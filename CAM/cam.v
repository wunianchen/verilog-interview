==> flow/design.v <==
`timescale 1ns/1ns
typedef enum logic {READ, WRITE} COMMAND;
module CAM #(parameter SIZE=8)(
	input 							clock, reset,
	input 							enable,
	input COMMAND 					command,
	input[31:0]						data,
	input[$clog2(SIZE)-1:0]			write_idx,
	output logic[$clog2(SIZE)-1:0]	read_idx,
	output logic					hit
);
	logic[SIZE-1:0][31:0]			mem;	
	logic[SIZE-1:0]					mem_valid, next_mem_valid;
	logic[$clog2(SIZE)-1:0]			next_read_idx;
	logic							next_hit;
	always@* begin
		next_mem_valid	= mem_valid;
		next_hit 		= 0;
		next_read_idx	= 0;
		if(enable && command == WRITE & write_idx <= SIZE-1)begin
			next_mem_valid[write_idx] = 1;
		end
		else if(enable && command == READ)begin
			for(int i = SIZE - 1; i >= 0; i--)begin
				if(mem[i] == data && mem_valid[i])begin
					next_hit		= 1;
					next_read_idx	= i;
				end
			end
		end
	end
	always@(posedge clock)begin
		if(reset)begin
			read_idx	<= 0;
			hit			<= 0;
			mem_valid	<= 0;
		end
		else begin
			read_idx	<= next_read_idx;
			hit			<= next_hit;
			mem_valid	<= next_mem_valid;
			if(enable && command == WRITE & write_idx <= SIZE-1)begin
				mem[write_idx] <= data;
			end
		end
	end
endmodule
-- Reports on CAM
Tool output for the design above, in the order of the flow.
Line numbers count from 1 in the design file above.
Operators carry their Yosys type and port widths (W data, S select, Z words).
Cell names lack the library's common part.
Not given: --
- design top: CAM
- clock: clock
- standard-cell library: sky130hd
- timing corner: tt_025C_1v80

-- Elaborated design
Counts by Yosys on the flattened word-level netlist (proc, flatten, opt, wreduce; memories kept). Register bits leave out memories and registers merged into their read ports (data or address); mux counts leave out enables and synchronous resets folded into registers. Print and check cells are left out. Cells with the same type and inputs are merged into one.
- noted bits in registers: 268
- noted output and inout bits: 4
- noted elaborated cells: 60
- noted $add $sub $neg: 2
- magnitude comparators: 1
- equality and inequality tests at 8
- shift operators: 3
- multiplexer cells: 15
- bitwise logic cells: 10
- reductions and logical operators: 15
- operator list (cell ; number):
    $and A256 B256 Y256 ; 1
    $or A256 B256 Y256 ; 1
    $not A256 Y256 ; 1
    $eq A32 B32 Y1 ; 8
    $shift A32 B33 Y256 ; 1
    $shift A32 B33 Y256 const A ; 1
    $neg A8 Y33 ; 1
    $mux W3 ; 4
    $logic_and A1 B1 Y1 ; 10
    $mux W1 ; 9
    $shift A1 B4 Y8 const A ; 1
    $and A8 B8 Y8 ; 1
    $or A8 B8 Y8 ; 1
    $not A8 Y8 ; 1
    $reduce_or A7 Y1 ; 1
    $reduce_or A5 Y1 ; 1
    $neg A3 Y4 ; 1
    $reduce_or A4 Y1 ; 1
    $mux W2 ; 2
    $not A1 Y1 ; 3
    $le A3 B3 Y1 const B ; 1
    $reduce_or A3 Y1 ; 1
    $reduce_and A2 Y1 ; 1
    $and A1 B1 Y1 ; 1

-- Longest topological paths
Yosys ltp: most cells in a row. Word level: on the elaborated netlist, between registers, memories and ports. Mapped: between sequential cells and ports; inverters and the memories' decode and read muxes count.
- noted depth in word-level cells: 10
- noted ABC_AREA: 0
- depth in mapped cells: 11

-- Synthesis result
Yosys stat after the flow's synthesis: flattened, memories mapped to cells. It holds for the ABC_AREA given above (unset counts as 0); a run with the other value may have another netlist.
The area totals of this step are shown rounded.
- noted cell count: 1096
- chip area (Yosys): 0.0142 mm²
- noted area of sequential cells: 0.00793 mm²
- noted flip-flop cells: 268
- cell types (type ; number):
    edfxtp_1 ; 256
    a22o_1 ; 255
    xnor2_1 ; 200
    xor2_1 ; 55
    clkbuf_1 ; 89
    nand4_1 ; 49
    dfxtp_1 ; 12
    buf_6 ; 18
    and2_1 ; 32
    nor4_1 ; 21
    ha_1 ; 6
    nand3_1 ; 13
    buf_2 ; 10
    nor2_1 ; 12
    nand2_1 ; 11
    a21oi_1 ; 7
    or4_4 ; 3
    buf_4 ; 4
Other cell types: 22; their cells: 43.

-- Timing after synthesis
Source: OpenSTA report_checks on the synthesized netlist (no wires, ideal clock, input and output delay 20% of the period each), path of least setup slack; recovery checks are left aside. Register names are those of the netlist, which keeps one name where synthesis merged equal registers.
- kind: in2reg
- from: in write_idx[0]
- to: reg mem
- noted period: 24.5 ns
- input delay: 4.900 ns
- setup time: 0.904 ns
- time at the first pin: 4.900 ns
- arrival: 16.689 ns
- slack: 6.907 ns
- noted delay of the path: 12.693 ns
- driving pins on the path at 4
- noted period reached after synthesis: 17.593 ns
"delay of the path" = arrival - input delay + setup time.
"driving pins on the path" counts driving pins, that of a launching flip-flop among them; a cell with two outputs on the path counts twice.
"period reached after synthesis" is the clock period less the worst setup slack; recovery checks do not enter. This is arithmetic on one report: input and output delays are still those of the set period (20% each).
An end named without its bit number is one bit of that signal or, where synthesis recoded a state register, one of its new flip-flops.
Between the ends stands the longest chain of elaborated cells between them, by number of cells; it is not shown to be the way that was timed. Of several equally long chains one is given.
A line is the first line of the expression or statement that the cell stems from. Yosys adds cells for indexed reads and writes and turns some case tables into memories.
The path ends at the enable pin of a flip-flop; only ways to that pin are counted.
- cells stage by stage: clkbuf_1 -> inv_1 -> o311a_1 -> nor2b_1
- noted cells in the longest elaborated chain: 4
- noted elaborated cells between the ends (all ways): 4
- RTL lines, path post-synthesis (element ; RTL line ; text):
    from (decl) ; 8 ; input[$clog2(SIZE)-1:0] write_idx,
    $le A3 B3 Y1 ; 42 ; if(enable && command == WRITE & write_idx <= SIZE-1)begin
    $and A1 B1 Y1 ; 42 ;
    $logic_and A1 B1 Y1 ; 42 ;
    $reduce_and A2 Y1 ; -- ;
    to (assign) ; 43 ; mem[write_idx] <= data;
    to (decl) ; 12 ; logic[SIZE-1:0][31:0] mem;

-- Timing after layout
From the final timing report of stored run 1: the path of least setup slack in the routed layout; clock arrival at registers is part of the times.
- kind: in2reg
- from: in write_idx[0]
- to: reg mem
- noted period: 13.6 ns
- input delay: 2.72 ns
- setup time: 0.22 ns
- time at the first pin: 2.72 ns
- arrival: 6.31 ns
- slack: 7.57 ns
- driving pins on the path at 7
An end named without its bit number is one bit of that signal or, where synthesis recoded a state register, one of its new flip-flops.
Between the ends stands the longest chain of elaborated cells between them, by number of cells; it is not shown to be the way that was timed. Of several equally long chains one is given.
The path ends at the data pin of a flip-flop with enable; ways to the enable are not counted.
- cells stage by stage: clkdlybuf4s50_1 -> inv_1 -> ha_1 -> ha_1 -> and4_2 -> nand2_2 -> a22o_1
- noted cells in the longest elaborated chain: 5
- noted elaborated cells between the ends (all ways): 6
- RTL lines with such cells at 1
- RTL lines, path post-layout (element ; RTL line ; text):
    from (decl) ; 8 ; input[$clog2(SIZE)-1:0] write_idx,
    $neg A8 Y33 ; 43 ; mem[write_idx] <= data;
    $shift A32 B33 Y256 ; 43 ;
    $not A256 Y256 ; 43 ;
    $and A256 B256 Y256 ; 43 ;
    $or A256 B256 Y256 ; 43 ;
    to (assign) ; 43 ;
    to (decl) ; 12 ; logic[SIZE-1:0][31:0] mem;

Data sheet: physical implementation of CAM

Stored flow runs of CAM (2 of them; Yosys, OpenROAD, sky130hd). They differ in their settings and are not a sequence. Constraints: input delay and output delay 20% of the set period each, output load 0.01 pF.
"clock period reached": clock period set for the run, less the worst setup slack. It is reckoned from that one timing run; input and output delays stay at 20% of the period that was set.
By "total design power" is meant OpenSTA's value without simulated activity: inputs other than the clock are taken to toggle once in ten clock periods, and the tool carries that through the logic.
Results are given in rounded form.

Stored run 1
Settings were period_ns = 13.6; CORE_UTILIZATION = 24; PLACE_DENSITY_LB_ADDON = 0.15; CORE_MARGIN = 4; CELL_PAD_IN_SITES_GLOBAL_PLACEMENT = 1; GPL_ROUTABILITY_DRIVEN = 0; CTS_CLUSTER_SIZE = 40; CTS_CLUSTER_DIAMETER = 329; MAX_ROUTING_LAYER = met5; CAP_MARGIN = 20; SLEW_MARGIN = 20
- Yosys chip area after synthesis at 0.0142 mm²
- total design power: 1,650 µW
- noted the setup total negative slack: 0.000 ns
- lowest hold slack at 0.494 ns
- noted the lowest setup slack: 7.57 ns
- noted the clock period reached: 6.025 ns
- noted the standard-cell area after routing: 0.0157 mm²
- die outline area at 0.0633 mm²

Stored run 2
Settings were period_ns = 15.8; CORE_UTILIZATION = 70; PLACE_DENSITY = 0.65; TNS_END_PERCENT = 65; ABC_AREA = 1; GPL_TIMING_DRIVEN = 0; GPL_ROUTABILITY_DRIVEN = 0; CTS_CLUSTER_SIZE = 95; CAP_MARGIN = 10; SLEW_MARGIN = 20; CORE_MARGIN = 2
- Yosys chip area after synthesis at 0.0153 mm²
- total design power: 1,780 µW
- noted the setup total negative slack: 0.000 ns
- lowest hold slack at 0.475 ns
- noted the lowest setup slack: 8.05 ns
- noted the clock period reached: 7.755 ns
- noted the standard-cell area after routing: 0.0168 mm²
- die outline area at 0.023 mm²
